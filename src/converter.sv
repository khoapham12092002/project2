==> flow/design.v <==
package alu_types_pkg;
    typedef struct packed {
        logic signed [31:0] a;       
        logic signed [31:0] b;       
        logic [3:0]         code;    
    } alu_data_t;
    typedef enum logic [3:0] {
        ALU_ADD  = 4'b0000,
        ALU_SUB  = 4'b0001,
        ALU_SLL  = 4'b0010,
        ALU_SRL  = 4'b0011,
        ALU_SRA  = 4'b0100,
        ALU_SLT  = 4'b0101,
        ALU_SLTU = 4'b0111,
        ALU_XOR  = 4'b1000,
        ALU_OR   = 4'b1001,
        ALU_AND  = 4'b1010
    } alu_op_e;
    typedef enum logic [1:0] {
        MUX_ULA_R      = 2'b00,  
        MUX_ULA_I      = 2'b01,  
        MUX_ULA_Shift  = 2'b10,  
        MUX_ULA_BRANCH = 2'b11   
    } alu_mux_sel_e;
    localparam logic MUX_BR_ULA = 1'b0;
    localparam logic MUX_BR_RAM = 1'b1;
    localparam logic [7:0] LED_IO_REG  = 8'h80;  
    localparam logic [7:0] SW_IO_REG   = 8'h81;  
    localparam logic [7:0] SEG7_IO_REG = 8'h82;  
endpackage
module converter(
	input  logic 		clk, rst_n,
	input  logic [31:0] 	result,
        input  logic [31:0]     io_sw_i,
	output logic [31:0] 	temp9, temp8, temp7, temp6, temp5, temp4, temp3, temp2, temp1, temp0,
	output logic 		busy9, busy8, busy7, busy6, busy5, busy4, busy3, busy2, busy1, busy0,
	output logic		valid9, valid8, valid7, valid6, valid5, valid4, valid3, valid2, valid1, valid0,
	output logic            done9, done8, done7, done6, done5, done4, done3, done2, done1, done0,
	output logic [31:0]     digit9, digit8, digit7, digit6, digit5, digit4, digit3, digit2, digit1, digit0						
);
logic start; 
assign start = (io_sw_i == result) ? 1 : 0;
division	d0(
    .clk(clk),
    .rst_ni(rst_n),              
    .start(start),           
    .a(result),
    .b(32'd10), 
    .busy(busy0),
    .done(done0),
    .valid(valid0),    
    .val(temp0),
    .rem(digit0)
); 
division	d1(
    .clk(clk),
    .rst_ni(rst_n),              
    .start(valid0),           
    .a(temp0),
    .b(32'd10), 
    .busy(busy1),
    .done(done1),
    .valid(valid1),   
    .val(temp1),
    .rem(digit1)
); 
division	d2(
    .clk(clk),
    .rst_ni(rst_n),              
    .start(valid1),           
    .a(temp1),
    .b(32'd10), 
    .busy(busy2),
    .done(done2),
    .valid(valid2),   
    .val(temp2),
    .rem(digit2)
); 
division	d3(
    .clk(clk),
    .rst_ni(rst_n),              
    .start(valid2),           
    .a(temp2),
    .b(32'd10), 
    .busy(busy3),
    .done(done3),
    .valid(valid3),   
    .val(temp3),
    .rem(digit3)
); 
division	d4(
    .clk(clk),
    .rst_ni(rst_n),              
    .start(valid3),           
    .a(temp3),
    .b(32'd10), 
    .busy(busy4),
    .done(done4),
    .valid(valid4),   
    .val(temp4),
    .rem(digit4)
); 
division	d5(
    .clk(clk),
    .rst_ni(rst_n),              
    .start(valid4),           
    .a(temp4),
    .b(32'd10), 
    .busy(busy5),
    .done(done5),
    .valid(valid5),   
    .val(temp5),
    .rem(digit5)
); 
division	d6(
    .clk(clk),
    .rst_ni(rst_n),              
    .start(valid5),           
    .a(temp5),
    .b(32'd10), 
    .busy(busy6),
    .done(done6),
    .valid(valid6),   
    .val(temp6),
    .rem(digit6)
); 
division	d7(
    .clk(clk),
    .rst_ni(rst_n),              
    .start(valid6),           
    .a(temp6),
    .b(32'd10), 
    .busy(busy7),
    .done(done7),
    .valid(valid7),   
    .val(temp7),
    .rem(digit7)
); 
division	d8(
    .clk(clk),
    .rst_ni(rst_n),              
    .start(valid7),           
    .a(temp7),
    .b(32'd10), 
    .busy(busy8),
    .done(done8),
    .valid(valid8),   
    .val(temp8),
    .rem(digit8)
); 
division	d9(
    .clk(clk),
    .rst_ni(rst_n),              
    .start(valid8),           
    .a(temp8),
    .b(32'd10), 
    .busy(busy9),
    .done(done9),
    .valid(valid9),   
    .val(temp9),
    .rem(digit9)
); 	
endmodule
module division #(parameter WIDTH = 32) (
    input  logic        clk,         
    input  logic        rst_ni,
    input  logic        start,           
    input  logic [WIDTH-1:0]  a,       
    input  logic [WIDTH-1:0]  b,       
    output logic        busy,            
    output logic        done,            
    output logic        valid,           
    output logic [WIDTH-1:0] val,         
    output logic [WIDTH-1:0] rem          
    );
    logic [WIDTH-1:0]    b1;              
    logic [WIDTH-1:0]    quo, quo_next;   
    logic [WIDTH:0]      acc, acc_next;   
    logic [$clog2(WIDTH)-1:0] i;          
    always_comb begin
        if (acc >= {1'b0, b1}) begin
            acc_next = acc - b1;
            {acc_next, quo_next} = {acc_next[WIDTH-1:0], quo, 1'b1};
        end else begin
            {acc_next, quo_next} = {acc, quo} << 1;
        end
    end
    always_ff @(posedge clk, negedge rst_ni) begin
        if (!rst_ni) begin
            busy  <= 0;
            done  <= 0;
            valid <= 0;
            val   <= 0;
            rem   <= 0;
            valid <= 0;
            i     <= 0;
        end
        else begin
            if (start && (i < 31)) begin
                busy <= 1;
                b1 <= b;
                {acc, quo} <= {{WIDTH{1'b0}}, a, 1'b0};   
            end
            if (busy && (i == 31)) begin   
                busy  <= 0;
                done  <= 1;
                valid <= 1;
                val   <= quo_next;
                rem   <= acc_next[WIDTH:1];  
                i     <= 31;
            end
            else if (busy) begin   
                i     <= i + 1;
                acc   <= acc_next;
                quo   <= quo_next;
            end
        end
    end
endmodule
# Reports on converter
# Tool output for the design above, in the order of the flow.
# Line numbers count from 1 in the design file above.
# Cell names lack the library's common part.
# A cell with - has no value.
[design]
design = "converter"
clock = "clk"
cell_library = "sky130hd"
pvt_corner = "tt_025C_1v80"

# Elaborated design
# Source: Yosys, flattened and elaborated, memories not mapped. Widths are those after wreduce. Registers that Yosys merges into a memory's read port (data or address) are not register bits. Print and check cells do not count. Equal cells are merged and count once.
[classes]
n_addsub = 20
compare = 20
n_eq = 11
n_mux = 111
reduce_logical = 40
[ops]
columns = ["op", "n"]
rows = [
  ["two-way mux 33 bit", 30],
  ["two-way mux 32 bit", 30],
  ["two-way mux 65 bit", 10],
  [">= comparator 33 x 4 -> 1 bit with constant B", 10],
  ["subtractor 32 x 4 -> 32 bit with constant B", 10],
  ["two-way mux 5 bit", 20],
  ["adder 5 x 1 -> 5 bit with constant B", 10],
  ["less-than comparator 5 bit with constant B", 10],
  ["equality test 5 bit with constant B", 10],
  ["nonzero test 2 bit", 20],
  ["equality test 32 bit", 1],
  ["two-way mux 1 bit", 21],
  ["logical AND 1 bit", 20],
]
[word_totals]
regBits = 1360
input_bits = 66
output_inout_bits = 670
elab_cells = 272

# Longest topological paths
# Depth = most cells in a row (Yosys ltp): at word level without a register or memory, in the mapped netlist without a sequential cell, where the memories' decode and read muxes count.
[logic_depth]
depth_word = 6
abc_area = 0
mapped_depth = 11
mapped_depth_nobuf = 8

# After synthesis
# The flow's flattened synthesis, as Yosys stat reports it; memories are mapped. The netlist is that of the ABC_AREA named above (0 if unset); the other value can give another one.
# Totals and module areas in this step are rounded.
[by_type]
columns = ["type", "n"]
rows = [
  ["edfxtp_1", 650],
  ["dfrtp_1", 710],
  ["o21ai_0", 951],
  ["mux2_2", 336],
  ["nand2_1", 967],
  ["mux2i_1", 326],
  ["xnor2_1", 194],
  ["clkbuf_1", 296],
  ["xor2_1", 117],
  ["nand3_1", 133],
  ["nor2_1", 151],
  ["nor4_1", 81],
  ["a21oi_1", 80],
  ["nor3_1", 77],
  ["ha_1", 30],
  ["or4_1", 47],
  ["nand2b_1", 44],
  ["o22ai_1", 31],
]
# Not listed: further types 62, cells in them 459.
[mapped]
cells = 5680
yosys_area_mm2 = 0.06353
seq_area_mm2 = 0.03729
ff_cells = 1360
n_buf = 363
# By module: a second synthesis without flattening, with its own total; a netlist apart from the flattened one above.
[hier_totals]
cells_unflattened = 9135
area_unflattened_mm2 = 0.09055
# Each row is one instance without its submodules.
[modules]
columns = ["module", "n_inst", "cells", "area_mm2"]
rows = [
  ["division", 10, 909, 0.00902],
  ["converter", 1, 45, 0.0003541],
]

# Worst setup path after synthesis
# OpenSTA on the mapped netlist: ideal clock, no wires. The path of least setup slack (recovery checks aside). Input and output delay are each 20% of the period. Register names are those of the netlist, which keeps one name where synthesis merged equal registers.
[synth_path]
path_kind = "input to register"
startpoint = "input io_sw_i[19]"
endpoint = "register d0.acc[10]"
clock_period_ns = 4.82
in_delay_ns = 0.964
setup_time_ns = 0.271
arrival_ns = 2.884
required_ns = 4.549
path_slack_ns = 1.665
path_delay_ns = 2.191
stages = 8
path_buffers = 3
period_less_setup_slack_ns = 3.155
# "path_delay_ns" is the arrival time less input delay plus setup time.
# "stages": output pins that drive a net of the path, with the launching flip-flop's if there is one; two outputs of one cell count as two.
# "period_less_setup_slack_ns" = period - worst setup slack (recovery checks aside). The figure is calculated, with input and output delays left at 20% of the set period.
# The rows between start and end are the longest chain of elaborated cells between them; the timing report does not say that the signal goes this way. Where chains are equally long, one stands for them.
# Each line given opens the expression or statement behind the cell; cells for indexed reads and writes are added by Yosys, which also makes memories of some case tables.
[synth_via]
cell_sequence = "xor2_1 -> nor4_1 -> nand3_1 -> nor4_1 -> buf_2 -> clkbuf_1 -> clkbuf_1 -> o22ai_1"
elab_chain_cells = 6
cells_between = 6
classes_between = "1 x eq/ne; 4 x mux; 1 x reduce/logical"
[synth_rtl]
columns = ["item", "line_no", "source"]
rows = [
  ["start: declaration", 34, "input  logic [31:0]     io_sw_i,"],
  ["equality test 32 bit", 42, "assign start = (io_sw_i == result) ? 1 : 0;"],
  ["two-way mux 1 bit", 42, ""],
  ["logical AND 1 bit", 199, "if (start && (i < 31)) begin"],
  ["two-way mux 33 bit", 199, ""],
  ["two-way mux 33 bit", 212, "else if (busy) begin"],
  ["two-way mux 33 bit", 204, "if (busy && (i == 31)) begin"],
  ["end: assignment", 214, "acc   <= acc_next;"],
  ["end: declaration", 178, "logic [WIDTH:0]      acc, acc_next;"],
]

# Timing after layout
# Path of least setup slack in the final report of run A (OpenROAD, finished layout, wires in). Where an end is a register, its clock arrival counts in the times.
[layout_path]
path_kind = "register to register"
startpoint = "register d9.acc[13]"
endpoint = "register d9.acc[14]"
clock_period_ns = 2.94
setup_time_ns = 0.26
arrival_ns = 3.32
required_ns = 3.44
path_slack_ns = 0.12
stages = 10
path_buffers = 3
# The rows between start and end are the longest chain of elaborated cells between them; the timing report does not say that the signal goes this way. Where chains are equally long, one stands for them.
[layout_via]
cell_sequence = "edfxtp_1 -> or4_4 -> or4b_4 -> nor4_4 -> buf_6 -> buf_6 -> buf_16 -> nand3b_1 -> xor2_1 -> o21ai_1"
elab_chain_cells = 4
cells_between = 5
classes_between = "1 x add/sub; 1 x compare; 3 x mux"
[layout_rtl]
columns = ["item", "line_no", "source"]
rows = [
  ["start: declaration", 178, "logic [WIDTH:0]      acc, acc_next;"],
  ["start: assignment", 214, "acc   <= acc_next;"],
  ["subtractor 32 x 4 -> 32 bit", 182, "acc_next = acc - b1;"],
  ["two-way mux 65 bit", 181, "if (acc >= {1'b0, b1}) begin"],
  ["two-way mux 33 bit", 212, "else if (busy) begin"],
  ["two-way mux 33 bit", 204, "if (busy && (i == 31)) begin"],
  ["end: assignment", 214, ""],
  ["end: declaration", 178, ""],
]

# Settings and measured results of 2 stored flow runs for module converter (sky130hd), not sorted in any way. The constraints put input and output delay at 20% of the set period each and load the outputs with 0.01 pF.
# By "achieved_period_ns" is meant the clock period of the run minus its worst setup slack. This is arithmetic on one report: input and output delays are still those of the set period (20% each).
# "timing.worst_path_ns" is the time allowed to the run's worst setup path (the clock period less input and output delay, where it has them) less its slack. Clock arrival times count: a late capture clock shortens it, a late launch clock lengthens it.
# "final_power_mw": no workload was simulated; the value follows from the tool's default switching activity.
# The results are shown rounded.

[[run]]
name = "run A"
[run.settings]
period_ns = 2.94
SETUP_SLACK_MARGIN = 0.42
CAP_MARGIN = 20
CORE_MARGIN = 2
CORE_UTILIZATION = 40
SLEW_MARGIN = 20
[run.results]
post_synth_area_mm2 = 0.06353
die_mm2 = 0.162
post_route_stdcell_area_mm2 = 0.08476
post_route_util_pct = 53.6
timing.setup.ws_ns = 0.122
setup_tns_ns = 0.000
final_power_mw = 43.14
achieved_period_ns = 2.818
timing.worst_path_ns = 2.82
timing.worst_path_kind = "register to register"

[[run]]
name = "run B"
[run.settings]
period_ns = 1.62
CORE_UTILIZATION = 54
PLACE_DENSITY_LB_ADDON = 0.02
HOLD_SLACK_MARGIN = 0.09
CORE_ASPECT_RATIO = 1.09
CORE_MARGIN = 8
CTS_CLUSTER_SIZE = 84
MIN_ROUTING_LAYER = "met1"
CAP_MARGIN = 20
SLEW_MARGIN = 20
[run.results]
post_synth_area_mm2 = 0.06353
die_mm2 = 0.1289
post_route_stdcell_area_mm2 = 0.09342
post_route_util_pct = 79.9
timing.setup.ws_ns = -1.251
setup_tns_ns = -1053
final_power_mw = 77.87
achieved_period_ns = 2.871
timing.worst_path_ns = 2.87
timing.worst_path_kind = "register to register"
